==> flow/design.v <==
module I2C_master
( 
  input   wire                clk,
  input   wire                rst_n,
  input   wire                valid,
  input   wire      [6:0]     id,
  input   wire      [7:0]     data,
  output  reg                 scl,
  output  reg                 sda
);
reg                           valid_i2c;
integer                       cnt;
integer                       cnt_cnt;
integer                       cnt_data;
always @(posedge clk)
  begin
    if (rst_n)
      begin
        scl       <= 1'b1;
        sda       <= 1'b1;
        valid_i2c <= 1'b0;
        cnt_cnt   <= 0;
        cnt_data  <= 0;
        cnt       <= 0;
      end
    if (valid && cnt == 0)
      valid_i2c <= 1'b1;
    if (valid_i2c && cnt == 2)
      scl <= ~scl;
    if (valid_i2c && cnt < 2)
      begin
        sda <= 1'b0;
        cnt <= cnt + 1;
        if (sda == 1'b0 && cnt == 1)
          begin
            scl       <= 1'b0;
            cnt       <= cnt + 1;
          end
      end
    if (valid_i2c && cnt == 2)
      begin
        if (cnt_cnt == 0 && scl == 1'b1)
          begin
            sda <= id [cnt_data];
            if (cnt_data < 6)
              cnt_data  <= cnt_data + 1;
            else 
              begin
                cnt_data <= 0;
                cnt_cnt <= cnt_cnt + 1;
              end
          end 
        if (cnt_cnt == 1 && scl == 1'b1)
          begin
            sda <= data [cnt_data];
            if (cnt_data < 7)
              cnt_data  <= cnt_data + 1;
            else 
              begin
                cnt_data <= 0;
                cnt_cnt <= 2;
                cnt       <= cnt + 1;
              end
          end
      end
    if (valid_i2c && cnt == 3)
        begin
          scl     <= 1'b1; 
          valid_i2c <= 1'b0;
          sda       <= 1'b0;
          cnt       <= 4;
        end
    if (valid_i2c == 1'b0 && scl == 1'b1 && cnt == 4)
      sda <= 1'b1;
  end
endmodule
## Tool chain data of I2C_master

The steps from the RTL of I2C_master to its reports follow in flow order.
Lines are those of the file above, counted from 1.
Operators carry their Yosys type and port widths (W data, S select, Z words).
Library cell names are shortened.
A cell with -- has no value.

| set-up | value |
|---|---|
| design top | I2C_master |
| clock port | clk |
| standard-cell library | sky130hd |
| library corner | tt_025C_1v80 |

## Elaborated design

Counts by Yosys on the flattened word-level netlist (proc, flatten, opt, wreduce; memories kept). Register bits leave out memories and registers merged into their read ports (data or address). Print and check cells are left out. Cells with the same type and inputs are merged into one.

| bit counts | value |
|---|---|
| register bits | 99 |
| output and inout port bits | 2 |
| word-level cells | 63 |

| cells by class | value |
|---|---|
| $add $sub $neg | 3 |
| magnitude comparators | 3 |
| equal/unequal tests | 5 |
| shifts and indexed selects | 2 |
| muxes and demuxes | 29 |
| bitwise operators | 3 |
| reductions and logical operators | 12 |

Operator list:

| operator | number |
|---|---|
| $mux W32 | 17 |
| $add A32 B2 Y32 const B | 3 |
| $eq A32 B2 Y1 const B | 2 |
| $eq A32 B3 Y1 const B | 2 |
| $lt A32 B4 Y1 const B | 2 |
| $logic_not A32 Y1 | 2 |
| $lt A32 B3 Y1 const B | 1 |
| $eq A32 B4 Y1 const B | 1 |
| $shiftx A7 B32 Y1 | 1 |
| $shiftx A8 B32 Y1 | 1 |
| $mux W1 | 12 |
| $logic_and A1 B1 Y1 | 9 |
| $not A1 Y1 | 3 |
| $reduce_bool A2 Y1 | 1 |

## Depth

Yosys ltp: most cells in a row. Word level: on the elaborated netlist, between registers, memories and ports. Mapped: between sequential cells and ports; inverters and the memories' decode and read muxes count.

| depth | value |
|---|---|
| word-level depth | 7 |
| ABC_AREA | 0 |
| gate-level depth with buffers | 9 |
| depth with buffers taken out | 8 |

## Synthesis result

Source: synth_stat.txt of the flow (Yosys; design flattened, memories mapped). It holds for the ABC_AREA given above (unset counts as 0); a run with the other value may have another netlist.
The area totals of this step are shown rounded.

Cell types:

| cell type | number |
|---|---|
| dfxtp_1 | 99 |
| a221o_1 | 26 |
| a21oi_1 | 42 |
| nand2_1 | 56 |
| and2_1 | 31 |
| nor2_1 | 42 |
| nand3_1 | 31 |
| nand4_1 | 24 |
| nor4_1 | 19 |
| nor3_1 | 22 |
| and4_1 | 12 |
| ha_1 | 8 |
| and3_1 | 15 |
| buf_2 | 18 |
| inv_1 | 22 |
| o21ai_0 | 16 |
| a211oi_1 | 9 |
| mux4_2 | 3 |

Other cell types: 51; their cells: 139.

| mapped netlist | value |
|---|---|
| standard cells after synthesis | 634 |
| chip area (Yosys) | 0.00536 mm² |
| sequential area | 0.00198 mm² |
| flip-flops | 99 |
| buffers | 40 |

## Worst setup path after synthesis

OpenSTA on the mapped netlist: ideal clock, no wires. The path of least setup slack (recovery checks aside). Input and output delay are each 20% of the period. Register names are those of the netlist, which keeps one name where synthesis merged equal registers.

| timing path post-synthesis | value |
|---|---|
| kind | register -> register |
| start point | register cnt_data[0] |
| end point | register cnt_data[19] |
| clock period | 3.73 ns |
| library setup time | 0.131 ns |
| arrival time | 2.077 ns |
| data required time | 3.599 ns |
| slack | 1.522 ns |
| delay of the path | 2.208 ns |
| driving pins on the path | 9 |
| buffers on the path | 2 |
| synthesis period reached | 2.208 ns |

"delay of the path" is the arrival time less input delay plus setup time.
"driving pins on the path": output pins that drive a net of the path, with the launching flip-flop's if there is one; two outputs of one cell count as two.
"synthesis period reached" = period - worst setup slack (recovery checks aside). The figure is calculated, with input and output delays left at 20% of the set period.
Between the ends stands the longest chain of elaborated cells between them, by number of cells; it is not shown to be the way that was timed. Of several equally long chains one is given.
A line is the first line of the expression or statement that the cell stems from. Yosys adds cells for indexed reads and writes and turns some case tables into memories.
At most two assigning lines are given for a register; there are more.

| on the way, post-synthesis | value |
|---|---|
| path through | dfxtp_1 buf_2 nand3_1 or4_1 or2_1 clkbuf_1 or3_1 nor3_1 nor3_1 |
| length of the longest elaborated chain | 5 |
| elaborated cells between the ends (all ways) | 8 |
| classes of those cells | add/sub: 1; compare: 2; mux: 5 |

Ends and longest elaborated chain, post-synthesis:

| element | line | RTL |
|---|---|---|
| start, declared | 14 | `integer                       cnt_data;` |
| start, assigned | 46 | `cnt_data  <= cnt_data + 1;` |
| start, assigned | 57 | `cnt_data  <= cnt_data + 1;` |
| $add A32 B2 Y32 | 46 |  |
| $mux W32 | 45 | `if (cnt_data < 6)` |
| $mux W32 | 42 | `if (cnt_cnt == 0 && scl == 1'b1)` |
| $mux W32 | 53 | `if (cnt_cnt == 1 && scl == 1'b1)` |
| $mux W32 | 40 | `if (valid_i2c && cnt == 2)` |
| end, assigned | 46 |  |
| end, assigned | 57 |  |
| end, declared | 14 |  |

## Path in the finished layout

From the final timing report of record 1: the path of least setup slack in the routed layout; clock arrival at registers is part of the times.

| timing path post-layout | value |
|---|---|
| kind | register -> register |
| start point | register cnt_data[13] |
| end point | register cnt[13] |
| clock period | 1.66 ns |
| library setup time | 0.11 ns |
| arrival time | 2.55 ns |
| data required time | 1.91 ns |
| slack | -0.65 ns |
| driving pins on the path | 9 |
| buffers on the path | 2 |

Between the ends stands the longest chain of elaborated cells between them, by number of cells; it is not shown to be the way that was timed. Of several equally long chains one is given.
At most two assigning lines are given for a register; there are more.

| on the way, post-layout | value |
|---|---|
| path through | dfxtp_4 or4_4 nor4_4 buf_4 o2111ai_4 and3_4 buf_6 o221a_4 a221o_1 |
| length of the longest elaborated chain | 4 |
| elaborated cells between the ends (all ways) | 4 |
| RTL lines with such cells | 3 |
| classes of those cells | compare: 1; mux: 3 |

Ends and longest elaborated chain, post-layout:

| element | line | RTL |
|---|---|---|
| start, declared | 14 | `integer                       cnt_data;` |
| start, assigned | 46 | `cnt_data  <= cnt_data + 1;` |
| start, assigned | 57 | `cnt_data  <= cnt_data + 1;` |
| $lt A32 B4 Y1 | 56 | `if (cnt_data < 7)` |
| $mux W32 | 56 |  |
| $mux W32 | 53 | `if (cnt_cnt == 1 && scl == 1'b1)` |
| $mux W32 | 40 | `if (valid_i2c && cnt == 2)` |
| end, assigned | 33 | `cnt <= cnt + 1;` |
| end, assigned | 37 | `cnt       <= cnt + 1;` |
| end, declared | 12 | `integer                       cnt;` |

# Flow runs of I2C_master

Top module I2C_master; platform sky130hd; tools Yosys and OpenROAD; 2 stored runs in no particular order. Input and output delays are each 20% of the period that was set; the output load is 0.01 pF.
"period reached": clock period set for the run, less the worst setup slack. It is reckoned from that one timing run; input and output delays stay at 20% of the period that was set.
"worst path time": the worst setup path's part of the clock period (all of it between registers, 20% less for each end at a port) less its slack. A launch clock that arrives late makes it longer, a capture clock that arrives late makes it shorter.
"total design power": no workload was simulated; the value follows from the tool's default switching activity.
Results are given in rounded form.

## Record 1

==> flow/run.sh <==
#!/bin/bash
# the make line also repeats the synthesis and layout settings of config.mk as NAME=value (left out here)
make -C /OpenROAD-flow-scripts/flow DESIGN_CONFIG=/design/flow/config.mk WORK_HOME=/design/flow/orfs CLKGATE_MAP_FILE= finish
==> flow/config.mk <==
export PLATFORM = sky130hd
export DESIGN_NAME = I2C_master
export DESIGN_NICKNAME = I2C_master
export VERILOG_FILES = /design/flow/design.v
export SDC_FILE = /design/flow/constraint.sdc
export NUM_CORES = 4
export LEC_CHECK = 0
export CAP_MARGIN = 20
export CELL_PAD_IN_SITES_GLOBAL_PLACEMENT = 2
export CORE_MARGIN = 5
export CORE_UTILIZATION = 45
export CTS_CLUSTER_DIAMETER = 115
export CTS_CLUSTER_SIZE = 81
export SETUP_SLACK_MARGIN = 0.27
export SLEW_MARGIN = 25
export TNS_END_PERCENT = 45
==> flow/constraint.sdc <==
create_clock -name core_clock -period 1.66 [get_ports {clk}]
set_input_delay 0.3320 -clock core_clock [delete_from_list [all_inputs] [get_ports {clk}]]
set_output_delay 0.3320 -clock core_clock [all_outputs]
set_load 0.01 [all_outputs]

| result of record 1 | value |
|---|---|
| period reached | 2.305 ns |
| die size | 0.0142 mm² |
| worst hold slack in the final report | 0.471 ns |
| worst setup slack after layout | -0.645 ns |
| worst path time | 2.31 ns |
| kind of the worst setup path | register -> register |
| standard-cell area of the final layout | 0.00815 mm² |
| utilization of the finished layout | 70.5% |
| total negative setup slack | -51.2 ns |
| total design power | 8.18 mW |
| post-synthesis cell area | 0.00536 mm² |

## Record 2

==> flow/run.sh <==
#!/bin/bash
# the make line also repeats the synthesis and layout settings of config.mk as NAME=value (left out here)
make -C /OpenROAD-flow-scripts/flow DESIGN_CONFIG=/design/flow/config.mk WORK_HOME=/design/flow/orfs CLKGATE_MAP_FILE= finish
==> flow/config.mk <==
export PLATFORM = sky130hd
export DESIGN_NAME = I2C_master
export DESIGN_NICKNAME = I2C_master
export VERILOG_FILES = /design/flow/design.v
export SDC_FILE = /design/flow/constraint.sdc
export NUM_CORES = 4
export LEC_CHECK = 0
export ABC_AREA = 0
export CAP_MARGIN = 10
export CORE_MARGIN = 2
export CORE_UTILIZATION = 21
export MAX_ROUTING_LAYER = met5
export MIN_ROUTING_LAYER = met2
export PLACE_DENSITY = 0.74
export SLEW_MARGIN = 20
export TNS_END_PERCENT = 25
==> flow/constraint.sdc <==
create_clock -name core_clock -period 2.74 [get_ports {clk}]
set_input_delay 0.5480 -clock core_clock [delete_from_list [all_inputs] [get_ports {clk}]]
set_output_delay 0.5480 -clock core_clock [all_outputs]
set_load 0.01 [all_outputs]

| result of record 2 | value |
|---|---|
| period reached | 2.651 ns |
| die size | 0.0268 mm² |
| worst hold slack in the final report | 0.464 ns |
| worst setup slack after layout | 0.089 ns |
| worst path time | 2.65 ns |
| kind of the worst setup path | register -> register |
| standard-cell area of the final layout | 0.00657 mm² |
| utilization of the finished layout | 26.1% |
| total negative setup slack | 0.000 ns |
| total design power | 4.30 mW |
| post-synthesis cell area | 0.00536 mm² |
